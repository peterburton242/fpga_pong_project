==> flow/design.v <==
module BCD_CONV(
	input [13:0] bin,
	output [15:0] BCD,
	input CLK
);
	reg [29:0] WS;
	reg [3:0] i;
	assign BCD = WS[29:14];
	always @(posedge CLK) begin
		WS[29:14] = 12'b0;
		WS[13:0] = bin[13:0];
		for(i = 0; i < 14; i=i+1) begin
			if(WS[17:14] > 4'b0100) begin
				WS[17:14] = WS[17:14] + 2'b11;
			end
			if(WS[21:18] > 4'b0100) begin
				WS[21:18] = WS[21:18] + 2'b11;
			end
			if(WS[25:22] > 4'b0100) begin
				WS[25:22] = WS[25:22] + 2'b11;
			end
			if(WS[29:26] > 4'b0100) begin
				WS[29:26] = WS[29:26] + 2'b11;
			end
			WS = WS << 1;
		end
	end
endmodule
Reports on BCD_CONV
Tool output for the design above, in the order of the flow.
Lines are those of the file above, counted from 1.
Cell names lack the library's common part.
{"block": "setup", "top_module": "BCD_CONV", "clock": "CLK", "library": "sky130hd", "corner": "tt_025C_1v80"}

Word-level counts
Source: Yosys, flattened and elaborated, memories not mapped. Widths are those after wreduce; folded enables and synchronous resets count as part of the registers. Registers that Yosys merges into a memory's read port (data or address) are not register bits. Print and check cells do not count.
{"block": "bits", "ff_bits": 16, "out_inout_bits": 16, "elab_cells": 139}
{"block": "op_classes", "add_sub_neg": 46, "n_cmp": 46, "muxes": 46}
{"block": "op_table", "op": "greater-than comparator 4 x 3 -> 1 bit with constant B", "n": 42}
{"block": "op_table", "op": "adder 4 x 2 -> 4 bit with constant B", "n": 33}
{"block": "op_table", "op": "two-way mux 4 bit", "n": 33}
{"block": "op_table", "op": "two-way mux 3 bit", "n": 13}
{"block": "op_table", "op": "adder 3 x 2 -> 3 bit with constant B", "n": 9}
{"block": "op_table", "op": "adder 1 x 2 -> 3 bit with constant A and B", "n": 3}
{"block": "op_table", "op": "greater-than comparator 1 x 3 -> 1 bit with constant A and B", "n": 3}
{"block": "op_table", "op": "adder 1 x 2 -> 3 bit with constant B", "n": 1}
{"block": "op_table", "op": "greater-than comparator 1 x 3 -> 1 bit with constant B", "n": 1}

Depth
Depth = most cells in a row (Yosys ltp): at word level without a register or memory, in the mapped netlist without a sequential cell, where the memories' decode and read muxes count.
{"block": "depth", "depth_word": 26, "abc_area": 0, "ltp_mapped": 34, "mapped_depth_nobuf": 31}

After synthesis
Source: synth_stat.txt of the flow (Yosys; design flattened, memories mapped). It holds for the ABC_AREA given above (unset counts as 0); a run with the other value may have another netlist.
{"block": "types", "cell": "dfxtp_1", "n": 16, "area_total_um2": 320.307}
{"block": "types", "cell": "ha_1", "n": 20, "area_total_um2": 250.24}
{"block": "types", "cell": "a21oi_1", "n": 33, "area_total_um2": 165.158}
{"block": "types", "cell": "nand2_1", "n": 43, "area_total_um2": 161.405}
{"block": "types", "cell": "mux2i_1", "n": 15, "area_total_um2": 150.144}
{"block": "types", "cell": "nand3_1", "n": 30, "area_total_um2": 150.144}
{"block": "types", "cell": "o21ai_0", "n": 29, "area_total_um2": 145.139}
{"block": "types", "cell": "nor2_1", "n": 35, "area_total_um2": 131.376}
{"block": "types", "cell": "xnor2_1", "n": 15, "area_total_um2": 131.376}
{"block": "types", "cell": "a211oi_1", "n": 16, "area_total_um2": 120.115}
{"block": "types", "cell": "nor3_1", "n": 22, "area_total_um2": 110.106}
{"block": "types", "cell": "inv_1", "n": 22, "area_total_um2": 82.579}
{"block": "types", "cell": "mux2_2", "n": 7, "area_total_um2": 78.826}
{"block": "types", "cell": "o211ai_1", "n": 10, "area_total_um2": 75.072}
{"block": "types", "cell": "buf_2", "n": 12, "area_total_um2": 60.058}
{"block": "types", "cell": "a31oi_1", "n": 9, "area_total_um2": 56.304}
{"block": "types", "cell": "a2111oi_4", "n": 2, "area_total_um2": 55.053}
{"block": "types", "cell": "clkbuf_1", "n": 13, "area_total_um2": 48.797}
Other cell types: 88; their cells: 202.
{"block": "mapped", "mapped_cells": 551, "synth_area_um2": 4132.7, "sequential_area_um2": 320.3, "ff_cells": 16, "n_buf": 34}

Timing after synthesis
Path of least setup slack by OpenSTA after synthesis, without wires, with an ideal clock, recovery checks aside; 20% of the period is set as input and as output delay. Where synthesis merged equal registers, the netlist keeps one of their names.
{"block": "synth_timing", "kind": "input to register", "start": "input port bin[11]", "end": "register WS[28]", "clock_period_ps": 8870, "input_delay_ps": 1774, "setup_time_ps": 128, "t_first_pin_ps": 1774, "arrival_ps": 7734, "required_time_ps": 8742, "slack_ps": 1008, "path_delay_ps": 6088, "stages": 32, "n_path_buf": 4, "synth_period_reached_ps": 7862}
"path_delay_ps" = arrival - input delay + setup time.
"stages" counts driving pins, that of a launching flip-flop among them; a cell with two outputs on the path counts twice.
"synth_period_reached_ps" = period - worst setup slack (recovery checks aside). The figure is calculated, with input and output delays left at 20% of the set period.
The rows between start and end are the longest chain of elaborated cells between them; the timing report does not say that the signal goes this way. Where chains are equally long, one stands for them.
A line is the first line of the expression or statement that the cell stems from. Yosys adds cells for indexed reads and writes and turns some case tables into memories.
A register here has more assigning lines than the two given.
{"block": "synth_between", "path_cell_list": "inv_1 > ha_1 > inv_1 > ha_1 > xor2_2 > mux2i_1 > and4_1 > a32oi_1 > and3_1 > buf_4 > a21oi_1 > xnor2_1 > clkbuf_1 > nor3_1 > a21oi_1 > ha_1 > o31ai_1 > or3_1 > buf_2 > a21oi_4 > xor2_2 > a21boi_1 > xnor2_2 > nand2_1 > ha_1 > buf_1 > xor2_1 > ha_1 > nor2_1 > nor3_1 > a31oi_1 > o22ai_1", "elab_chain_cells": 22}
{"block": "synth_lines", "item": "from (decl)", "line": 2, "text": "input [13:0] bin,"}
{"block": "synth_lines", "item": "adder 4 x 2 -> 4 bit", "line": 14, "text": "WS[17:14] = WS[17:14] + 2'b11;"}
{"block": "synth_lines", "item": "two-way mux 4 bit", "line": 13, "text": "if(WS[17:14] > 4'b0100) begin"}
{"block": "synth_lines", "item": "greater-than comparator 4 x 3 -> 1 bit", "line": 13}
{"block": "synth_lines", "item": "two-way mux 4 bit", "line": 13}
{"block": "synth_lines", "item": "greater-than comparator 4 x 3 -> 1 bit", "line": 13}
{"block": "synth_lines", "item": "two-way mux 4 bit", "line": 13}
{"block": "synth_lines", "item": "greater-than comparator 4 x 3 -> 1 bit", "line": 13}
{"block": "synth_lines", "item": "[... 8 more ...]"}
{"block": "synth_lines", "item": "two-way mux 4 bit", "line": 13}
{"block": "synth_lines", "item": "adder 4 x 2 -> 4 bit", "line": 17, "text": "WS[21:18] = WS[21:18] + 2'b11;"}
{"block": "synth_lines", "item": "two-way mux 4 bit", "line": 16, "text": "if(WS[21:18] > 4'b0100) begin"}
{"block": "synth_lines", "item": "adder 4 x 2 -> 4 bit", "line": 20, "text": "WS[25:22] = WS[25:22] + 2'b11;"}
{"block": "synth_lines", "item": "two-way mux 4 bit", "line": 19, "text": "if(WS[25:22] > 4'b0100) begin"}
{"block": "synth_lines", "item": "adder 3 x 2 -> 3 bit", "line": 23, "text": "WS[29:26] = WS[29:26] + 2'b11;"}
{"block": "synth_lines", "item": "two-way mux 3 bit", "line": 22, "text": "if(WS[29:26] > 4'b0100) begin"}
{"block": "synth_lines", "item": "to (assign)", "line": 23}
{"block": "synth_lines", "item": "to (assign)", "line": 25, "text": "WS = WS << 1;"}
{"block": "synth_lines", "item": "to (decl)", "line": 6, "text": "reg [29:0] WS;"}

Worst path after layout
From the final timing report of stored run 1: the path of least setup slack in the routed layout; clock arrival at registers is part of the times.
The report prints the path's times to 10 ps; the period is as set.
{"block": "layout_timing", "kind": "input to register", "start": "input port bin[11]", "end": "register WS[24]", "clock_period_ps": 11500, "input_delay_ps": 2300, "setup_time_ps": 70, "t_first_pin_ps": 2300, "arrival_ps": 10040, "required_time_ps": 11680, "slack_ps": 1650, "stages": 26, "n_path_buf": 1}
The rows between start and end are the longest chain of elaborated cells between them; the timing report does not say that the signal goes this way. Where chains are equally long, one stands for them.
A register here has more assigning lines than the two given.
{"block": "layout_between", "path_cell_list": "clkdlybuf4s50_1 > inv_1 > ha_1 > inv_1 > ha_1 > xor2_2 > mux2i_1 > nand3_1 > nor3_1 > or2_1 > nor3_1 > a221oi_1 > a41oi_2 > or2_1 > o21ai_1 > mux2i_1 > a21oi_2 > nor2_1 > xnor2_1 > ha_1 > o311a_1 > ha_1 > o211a_1 > a221o_1 > a221oi_2 > mux2i_1", "elab_chain_cells": 22}
{"block": "layout_lines", "item": "from (decl)", "line": 2, "text": "input [13:0] bin,"}
{"block": "layout_lines", "item": "adder 4 x 2 -> 4 bit", "line": 14, "text": "WS[17:14] = WS[17:14] + 2'b11;"}
{"block": "layout_lines", "item": "two-way mux 4 bit", "line": 13, "text": "if(WS[17:14] > 4'b0100) begin"}
{"block": "layout_lines", "item": "greater-than comparator 4 x 3 -> 1 bit", "line": 13}
{"block": "layout_lines", "item": "two-way mux 4 bit", "line": 13}
{"block": "layout_lines", "item": "greater-than comparator 4 x 3 -> 1 bit", "line": 13}
{"block": "layout_lines", "item": "two-way mux 4 bit", "line": 13}
{"block": "layout_lines", "item": "greater-than comparator 4 x 3 -> 1 bit", "line": 13}
{"block": "layout_lines", "item": "[... 8 more ...]"}
{"block": "layout_lines", "item": "two-way mux 4 bit", "line": 13}
{"block": "layout_lines", "item": "adder 4 x 2 -> 4 bit", "line": 14}
{"block": "layout_lines", "item": "two-way mux 4 bit", "line": 13}
{"block": "layout_lines", "item": "adder 4 x 2 -> 4 bit", "line": 17, "text": "WS[21:18] = WS[21:18] + 2'b11;"}
{"block": "layout_lines", "item": "two-way mux 4 bit", "line": 16, "text": "if(WS[21:18] > 4'b0100) begin"}
{"block": "layout_lines", "item": "adder 4 x 2 -> 4 bit", "line": 20, "text": "WS[25:22] = WS[25:22] + 2'b11;"}
{"block": "layout_lines", "item": "two-way mux 4 bit", "line": 19, "text": "if(WS[25:22] > 4'b0100) begin"}
{"block": "layout_lines", "item": "to (assign)", "line": 20}
{"block": "layout_lines", "item": "to (assign)", "line": 25, "text": "WS = WS << 1;"}
{"block": "layout_lines", "item": "to (decl)", "line": 6, "text": "reg [29:0] WS;"}

Module BCD_CONV, platform sky130hd: 2 stored runs of the flow (Yosys, OpenROAD) with differing settings, in no particular order. Input and output delays are each 20% of the period that was set; the output load is 0.01 pF.
"achieved_period_ps" is the run's clock period less its worst setup slack. It is reckoned from that one timing run; input and output delays stay at 20% of the period that was set.
By "worstPathTime_ps" is meant the share of the clock period that the worst setup path is allowed (20% is reserved at inputs, 20% at outputs), minus its slack. Clock arrival times at its registers enter into it.
"fin_power_uw" rests on the timing tool's default activity at the inputs, not on a simulated workload.
"worstPathTime_ps" is known to 10 ps.

Stored run 1
==> flow/run.sh <==
#!/bin/bash
# the make line also repeats the synthesis and layout settings of config.mk as NAME=value (left out here)
make -C /OpenROAD-flow-scripts/flow DESIGN_CONFIG=/design/flow/config.mk WORK_HOME=/design/flow/orfs CLKGATE_MAP_FILE= finish
==> flow/config.mk <==
export PLATFORM = sky130hd
export DESIGN_NAME = BCD_CONV
export DESIGN_NICKNAME = BCD_CONV
export VERILOG_FILES = /design/flow/design.v
export SDC_FILE = /design/flow/constraint.sdc
export NUM_CORES = 4
export LEC_CHECK = 0
export CAP_MARGIN = 20
export CORE_MARGIN = 2
export CORE_UTILIZATION = 40
export SLEW_MARGIN = 20
==> flow/constraint.sdc <==
create_clock -name core_clock -period 11.5 [get_ports {CLK}]
set_input_delay 2.3000 -clock core_clock [delete_from_list [all_inputs] [get_ports {CLK}]]
set_output_delay 2.3000 -clock core_clock [all_outputs]
set_load 0.01 [all_outputs]

==> results of stored run 1, as JSON <==
{
  "yosys_chip_area_um2": 4132.7,
  "design_die_area_um2": 11160.9,
  "post_route_util_pct": 44.0,
  "worstPathTime_ps": 7550,
  "timing.worst_path_kind": "input to register",
  "cell_area_final_um2": 4485.6,
  "achieved_period_ps": 9853,
  "fin_power_uw": 1205,
  "setup_tns_ps": 0,
  "final_hold_ws_ps": 2487,
  "setup_ws_ps": 1647
}

Stored run 2
==> flow/run.sh <==
#!/bin/bash
# the make line also repeats the synthesis and layout settings of config.mk as NAME=value (left out here)
make -C /OpenROAD-flow-scripts/flow DESIGN_CONFIG=/design/flow/config.mk WORK_HOME=/design/flow/orfs CLKGATE_MAP_FILE= finish
==> flow/config.mk <==
export PLATFORM = sky130hd
export DESIGN_NAME = BCD_CONV
export DESIGN_NICKNAME = BCD_CONV
export VERILOG_FILES = /design/flow/design.v
export SDC_FILE = /design/flow/constraint.sdc
export NUM_CORES = 4
export LEC_CHECK = 0
export ABC_AREA = 0
export CAP_MARGIN = 0
export CELL_PAD_IN_SITES_GLOBAL_PLACEMENT = 3
export CORE_ASPECT_RATIO = 0.92
export CORE_MARGIN = 2
export CORE_UTILIZATION = 50
export GPL_TIMING_DRIVEN = 1
export HOLD_SLACK_MARGIN = 0.27
export MIN_ROUTING_LAYER = met1
export PLACE_DENSITY_LB_ADDON = 0.1
export SETUP_SLACK_MARGIN = -0.08
export SLEW_MARGIN = 35
==> flow/constraint.sdc <==
create_clock -name core_clock -period 16.3 [get_ports {CLK}]
set_input_delay 3.2600 -clock core_clock [delete_from_list [all_inputs] [get_ports {CLK}]]
set_output_delay 3.2600 -clock core_clock [all_outputs]
set_load 0.01 [all_outputs]

==> results of stored run 2, as JSON <==
{
  "outcome": "incomplete, placement halted on FLW-0024"
}
