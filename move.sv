==> flow/design.v <==
module moveball(
	input clk,
	input [9:0] lpad,
	input [9:0] rpad,
	output reg [13:0] out_score,
	output reg [9:0] x_location,
	output reg [9:0] y_location,
	output reg xbounce
	);
	reg ybounce;
always @(posedge clk)
	begin
		if ((y_location + 15 > (rpad)) && (y_location < (rpad + 85)) && (x_location == 605-30) && (xbounce == 0))
		begin
			xbounce <= 1;
			out_score <= out_score + 1;
		end
		else if ((y_location + 15 > (lpad)) && (y_location < (lpad + 85)) && (x_location == 10) && (xbounce == 1))
		begin
			xbounce <= 0;
			out_score <= out_score + 1;
		end
		else if (x_location == 620-30)
		begin
			x_location <= 20;
			out_score <= 0;
		end
		else if (x_location == 0)
		begin
			x_location <= (605 - 30);
			out_score <= 0;
		end		
		if ((x_location < 620 - 30) && (xbounce == 0)) x_location <= x_location + 1;
		else if ((x_location > 0) && (xbounce == 1)) x_location <= x_location - 1;
		if ((y_location < 480 - 30) && (ybounce == 0)) y_location <= y_location + 1;
		else if (ybounce == 0) ybounce <=1;
		else if (y_location > 0) y_location <= y_location - 1;
		else ybounce <= 0;
	end
endmodule
module movepaddle(
	input up,
	input down,
	input clk,
	output reg [9:0] paddlepos
	);
	always @(posedge clk)
	begin
		if ((paddlepos > 0) && !up) paddlepos <= paddlepos -1;
		else if ((paddlepos < 480-100) && !down) paddlepos <= paddlepos +1;
	end
endmodule
Step by step through the tools: moveball
What the tools print for moveball, step after step.
Line numbers count from 1 in the design file above.
{ "setup": {"top_module": "moveball", "clock": "clk", "library": "sky130hd", "corner": "tt_025C_1v80"} }

Word level
Source: Yosys, flattened and elaborated, memories not mapped. Widths are those after wreduce. Registers that Yosys merges into a memory's read port (data or address) are not register bits. Print and check cells do not count. Equal cells are merged and count once.
{ "classes": {"add_sub_neg": 8, "cmp": 8, "eq_ne": 5, "n_mux": 14, "logic": 2, "reduce_and_logical": 16} }
{ "op_table": {"columns": ["operator", "n"], "rows": [
  ["2-to-1 mux 10 bit", 9],
  ["2-to-1 mux 14 bit", 4],
  ["> comparator 32 x 10 -> 1 bit", 1],
  ["< comparator 10 x 11 -> 1 bit", 2],
  ["adder 10 x 7 -> 11 bit (second input constant)", 2],
  ["adder 10 x 1 -> 10 bit (second input constant)", 2],
  ["subtractor 10 x 1 -> 10 bit (second input constant)", 2],
  ["> comparator 10 x 1 -> 1 bit (second input constant)", 2],
  ["== test 10 bit (second input constant)", 2],
  ["adder 14 x 1 -> 14 bit (second input constant)", 1],
  ["adder 10 x 4 -> 11 bit (second input constant)", 1],
  ["> comparator 11 x 10 -> 1 bit", 1],
  ["< comparator 10 bit (second input constant)", 1],
  ["== test 10 x 4 -> 1 bit (second input constant)", 1],
  ["< comparator 10 x 9 -> 1 bit (second input constant)", 1],
  ["zero test 10 bit", 1],
  ["logical AND 1 bit", 9],
  ["nonzero test 4 bit", 2],
  ["!= test 3 x 1 -> 1 bit (second input constant)", 2],
  ["nonzero test 2 bit", 2],
  ["AND reduction 3 bit", 1],
  ["inverter 1 bit", 2],
  ["AND reduction 2 bit", 1],
  ["2-to-1 mux 1 bit", 1]
]} }
{ "word_totals": {"regBits": 36, "inputBits": 21, "output_inout_bits": 35, "wordCells": 58} }

Logic depth
Longest topological path by Yosys (ltp), each cell counted once; first at word level (registers and memories cut), then after technology mapping (sequential cells cut; the memories' decode and read muxes count).
{ "depth": {"ltp_word": 9, "ABC_AREA": 1, "depth_mapped": 20, "depth_no_buf": 19} }

Mapped cells and area
Yosys stat after the flow's synthesis: flattened, memories mapped to cells. It holds for the ABC_AREA given above (unset counts as 0); a run with the other value may have another netlist.
The area totals of this step are shown rounded.
{ "types": {"columns": ["cell", "n", "area_total_um2"], "rows": [
  ["sky130_fd_sc_hd__edfxtp_1", 35, 1.05E+03],
  ["sky130_fd_sc_hd__ha_1", 56, 700.672],
  ["sky130_fd_sc_hd__nand2_1", 111, 416.65],
  ["sky130_fd_sc_hd__xor2_1", 38, 332.819],
  ["sky130_fd_sc_hd__inv_1", 77, 289.027],
  ["sky130_fd_sc_hd__a21oi_1", 41, 205.197],
  ["sky130_fd_sc_hd__nand3_1", 28, 140.134],
  ["sky130_fd_sc_hd__nor2_1", 34, 127.622],
  ["sky130_fd_sc_hd__o21ai_0", 18, 90.086],
  ["sky130_fd_sc_hd__a21oi_2", 10, 87.584],
  ["sky130_fd_sc_hd__nand4_1", 12, 75.072],
  ["sky130_fd_sc_hd__xnor2_1", 7, 61.309],
  ["sky130_fd_sc_hd__o211ai_1", 5, 37.536],
  ["sky130_fd_sc_hd__nand2_2", 5, 31.28],
  ["sky130_fd_sc_hd__nand3b_1", 4, 30.029],
  ["sky130_fd_sc_hd__nor3_2", 3, 30.029],
  ["sky130_fd_sc_hd__buf_6", 2, 22.522],
  ["sky130_fd_sc_hd__dfxtp_1", 1, 20.019]
]} }
Not listed: further types 19, cells in them 29.
{ "mapped": {"cell_count": 516, "area_um2": 4000, "seq_area_um2": 1100, "flip_flops": 36, "buf_cells": 5} }

Path before layout
Path of least setup slack by OpenSTA after synthesis, without wires, with an ideal clock, recovery checks aside; 20% of the period is set as input and as output delay. Where synthesis merged equal registers, the netlist keeps one of their names.
{ "synth_timing": {"path_kind": "register to register", "startpoint": "register y_location[0]", "endpoint": "register (no name shown)", "clock_period_ns": 3.75, "setup_time_ns": 0.394, "t_first_pin_ns": 0.000, "t_arrival_ns": 2.876, "required_time_ns": 3.356, "setup_slack_ns": 0.480, "path_delay_ns": 3.270, "stages": 20, "path_buffers": 1, "synth_period_reached_ns": 3.27} }
"path_delay_ns" is the arrival time less input delay plus setup time.
"stages": output pins that drive a net of the path, with the launching flip-flop's if there is one; two outputs of one cell count as two.
"synth_period_reached_ns" = period - worst setup slack (recovery checks aside). The figure is calculated, with input and output delays left at 20% of the set period.
Between the ends stands the longest chain of elaborated cells between them, by number of cells; it is not shown to be the way that was timed. Of several equally long chains one is given.
Each line given opens the expression or statement behind the cell; cells for indexed reads and writes are added by Yosys, which also makes memories of some case tables.
Only ways into the end's enable, where the timed path ends, are counted here.
{ "synth_via": {"path_cell_list": "sky130_fd_sc_hd__edfxtp_1 sky130_fd_sc_hd__inv_1 sky130_fd_sc_hd__nand2_1 sky130_fd_sc_hd__or2_2 sky130_fd_sc_hd__nand3_1 sky130_fd_sc_hd__inv_1 sky130_fd_sc_hd__or2_2 sky130_fd_sc_hd__inv_1 sky130_fd_sc_hd__ha_1 sky130_fd_sc_hd__nand2_1 sky130_fd_sc_hd__inv_1 sky130_fd_sc_hd__nand2_1 sky130_fd_sc_hd__nand2_1 sky130_fd_sc_hd__a21oi_1 sky130_fd_sc_hd__o21ai_1 sky130_fd_sc_hd__nand2_1 sky130_fd_sc_hd__nor2_2 sky130_fd_sc_hd__nand2_2 sky130_fd_sc_hd__buf_6 sky130_fd_sc_hd__nand3_1", "elab_chain_len": 6, "cone_cells": 12, "classes_between": "1 x add/sub; 4 x compare; 7 x reduce/logical"} }
{ "synth_lines": {"columns": ["item", "line", "source"], "rows": [
  ["from (decl)", 7, "output reg [9:0] y_location,"],
  ["from (assign)", 35, "if ((y_location < 480 - 30) && (ybounce == 0)) y_location <= y_location + 1;"],
  ["from (assign)", 37, "else if (y_location > 0) y_location <= y_location - 1;"],
  ["adder 10 x 4 -> 11 bit", 13, "if ((y_location + 15 > (rpad)) && (y_location < (rpad + 85)) && (x_location == 605-30) && (xbounce == 0))"],
  ["> comparator 32 x 10 -> 1 bit", 13, null],
  ["logical AND 1 bit (3 in a row)", 13, null],
  ["nonzero test 4 bit", null, null],
  ["to (assign)", 16, null],
  ["to (assign)", 21, null],
  ["to (decl)", 5, null]
]} }

Path in the finished layout
Path of least setup slack in the final report of stored run 2 (OpenROAD, finished layout, wires in). Where an end is a register, its clock arrival counts in the times.
{ "layout_timing": {"path_kind": "input to register", "startpoint": "input port rpad[0]", "endpoint": "register (no name shown)", "clock_period_ns": 4.38, "input_delay_ns": 0.88, "setup_time_ns": 0.29, "t_first_pin_ns": 0.88, "t_arrival_ns": 3.64, "required_time_ns": 4.38, "setup_slack_ns": 0.75, "stages": 19, "path_buffers": 2} }
Between the ends stands the longest chain of elaborated cells between them, by number of cells; it is not shown to be the way that was timed. Of several equally long chains one is given.
Only ways into the end's enable, where the timed path ends, are counted here.
{ "layout_via": {"path_cell_list": "sky130_fd_sc_hd__clkdlybuf4s50_1 sky130_fd_sc_hd__ha_1 sky130_fd_sc_hd__nor2_1 sky130_fd_sc_hd__nor2_1 sky130_fd_sc_hd__inv_1 sky130_fd_sc_hd__a21oi_1 sky130_fd_sc_hd__inv_1 sky130_fd_sc_hd__nand2_1 sky130_fd_sc_hd__nand2_1 sky130_fd_sc_hd__xor2_1 sky130_fd_sc_hd__ha_1 sky130_fd_sc_hd__a21oi_1 sky130_fd_sc_hd__nand2_1 sky130_fd_sc_hd__nand2_1 sky130_fd_sc_hd__nand2_1 sky130_fd_sc_hd__nand2_1 sky130_fd_sc_hd__nand2_2 sky130_fd_sc_hd__nand3_1 sky130_fd_sc_hd__buf_4", "elab_chain_len": 6, "cone_cells": 7, "lines_between": 1, "classes_between": "1 x add/sub; 2 x compare; 4 x reduce/logical"} }
{ "layout_lines": {"columns": ["item", "line", "source"], "rows": [
  ["from (decl)", 4, "input [9:0] rpad,"],
  ["adder 10 x 7 -> 11 bit", 13, "if ((y_location + 15 > (rpad)) && (y_location < (rpad + 85)) && (x_location == 605-30) && (xbounce == 0))"],
  ["< comparator 10 x 11 -> 1 bit", 13, null],
  ["logical AND 1 bit (3 in a row)", 13, null],
  ["nonzero test 4 bit", null, null],
  ["to (assign)", 16, null],
  ["to (assign)", 21, null],
  ["to (decl)", 5, null]
]} }

Below are 2 stored runs of the flow (Yosys, OpenROAD; platform sky130hd) on moveball, each with its settings and what was measured, unordered. Constraints: input delay and output delay 20% of the set period each, output load 0.01 pF.
By "achieved_clock_period_ns" is meant the clock period of the run minus its worst setup slack. This is arithmetic on one report: input and output delays are still those of the set period (20% each).
"worst_path_time_ns": the worst setup path's part of the clock period (all of it between registers, 20% less for each end at a port) less its slack. A launch clock that arrives late makes it longer, a capture clock that arrives late makes it shorter.
"final_power_w" rests on the timing tool's default activity at the inputs, not on a simulated workload.
Values from the reports are rounded here.

Stored run 1
==> flow/run.sh <==
#!/bin/bash
# the make line also repeats the synthesis and layout settings of config.mk as NAME=value (left out here)
make -C /OpenROAD-flow-scripts/flow DESIGN_CONFIG=/design/flow/config.mk WORK_HOME=/design/flow/orfs CLKGATE_MAP_FILE= finish
==> flow/config.mk <==
export PLATFORM = sky130hd
export DESIGN_NAME = moveball
export DESIGN_NICKNAME = moveball
export VERILOG_FILES = /design/flow/design.v
export SDC_FILE = /design/flow/constraint.sdc
export NUM_CORES = 4
export LEC_CHECK = 0
export CAP_MARGIN = 20
export CELL_PAD_IN_SITES_DETAIL_PLACEMENT = 1
export CELL_PAD_IN_SITES_GLOBAL_PLACEMENT = 3
export CORE_ASPECT_RATIO = 0.73
export CORE_MARGIN = 6
export CORE_UTILIZATION = 52
export GPL_TIMING_DRIVEN = 0
export HOLD_SLACK_MARGIN = 0.17
export MIN_ROUTING_LAYER = met2
export PLACE_DENSITY_LB_ADDON = 0.11
export SLEW_MARGIN = 20
==> flow/constraint.sdc <==
create_clock -name core_clock -period 3.9 [get_ports {clk}]
set_input_delay 0.7800 -clock core_clock [delete_from_list [all_inputs] [get_ports {clk}]]
set_output_delay 0.7800 -clock core_clock [all_outputs]
set_load 0.01 [all_outputs]

==> results of stored run 1, as JSON <==
{
  "outcome": "did not finish, placement stopped with FLW-0024"
}

Stored run 2
==> flow/run.sh <==
#!/bin/bash
# the make line also repeats the synthesis and layout settings of config.mk as NAME=value (left out here)
make -C /OpenROAD-flow-scripts/flow DESIGN_CONFIG=/design/flow/config.mk WORK_HOME=/design/flow/orfs CLKGATE_MAP_FILE= finish
==> flow/config.mk <==
export PLATFORM = sky130hd
export DESIGN_NAME = moveball
export DESIGN_NICKNAME = moveball
export VERILOG_FILES = /design/flow/design.v
export SDC_FILE = /design/flow/constraint.sdc
export NUM_CORES = 4
export LEC_CHECK = 0
export ABC_AREA = 1
export CAP_MARGIN = 20
export CELL_PAD_IN_SITES_GLOBAL_PLACEMENT = 1
export CORE_MARGIN = 3
export CORE_UTILIZATION = 54
export CTS_CLUSTER_DIAMETER = 86
export GPL_ROUTABILITY_DRIVEN = 1
export MIN_ROUTING_LAYER = met2
export PLACE_DENSITY_LB_ADDON = 0.0
export SETUP_SLACK_MARGIN = 0.51
export SLEW_MARGIN = 20
==> flow/constraint.sdc <==
create_clock -name core_clock -period 4.38 [get_ports {clk}]
set_input_delay 0.8760 -clock core_clock [delete_from_list [all_inputs] [get_ports {clk}]]
set_output_delay 0.8760 -clock core_clock [all_outputs]
set_load 0.01 [all_outputs]

==> results of stored run 2, as JSON <==
{
  "yosys.chip_area_um2": 4000,
  "achieved_clock_period_ns": 3.633,
  "final_power_w": 0.0016,
  "final_stdcell_area_um2": 4700,
  "dieArea_um2": 8400,
  "hold_ws_ns": 0.61,
  "tns_ns": 0.000,
  "worst_path_time_ns": 2.76,
  "path_kind": "input to register",
  "worstSetupSlack_ns": 0.75,
  "post_route_util_frac": 0.68
}
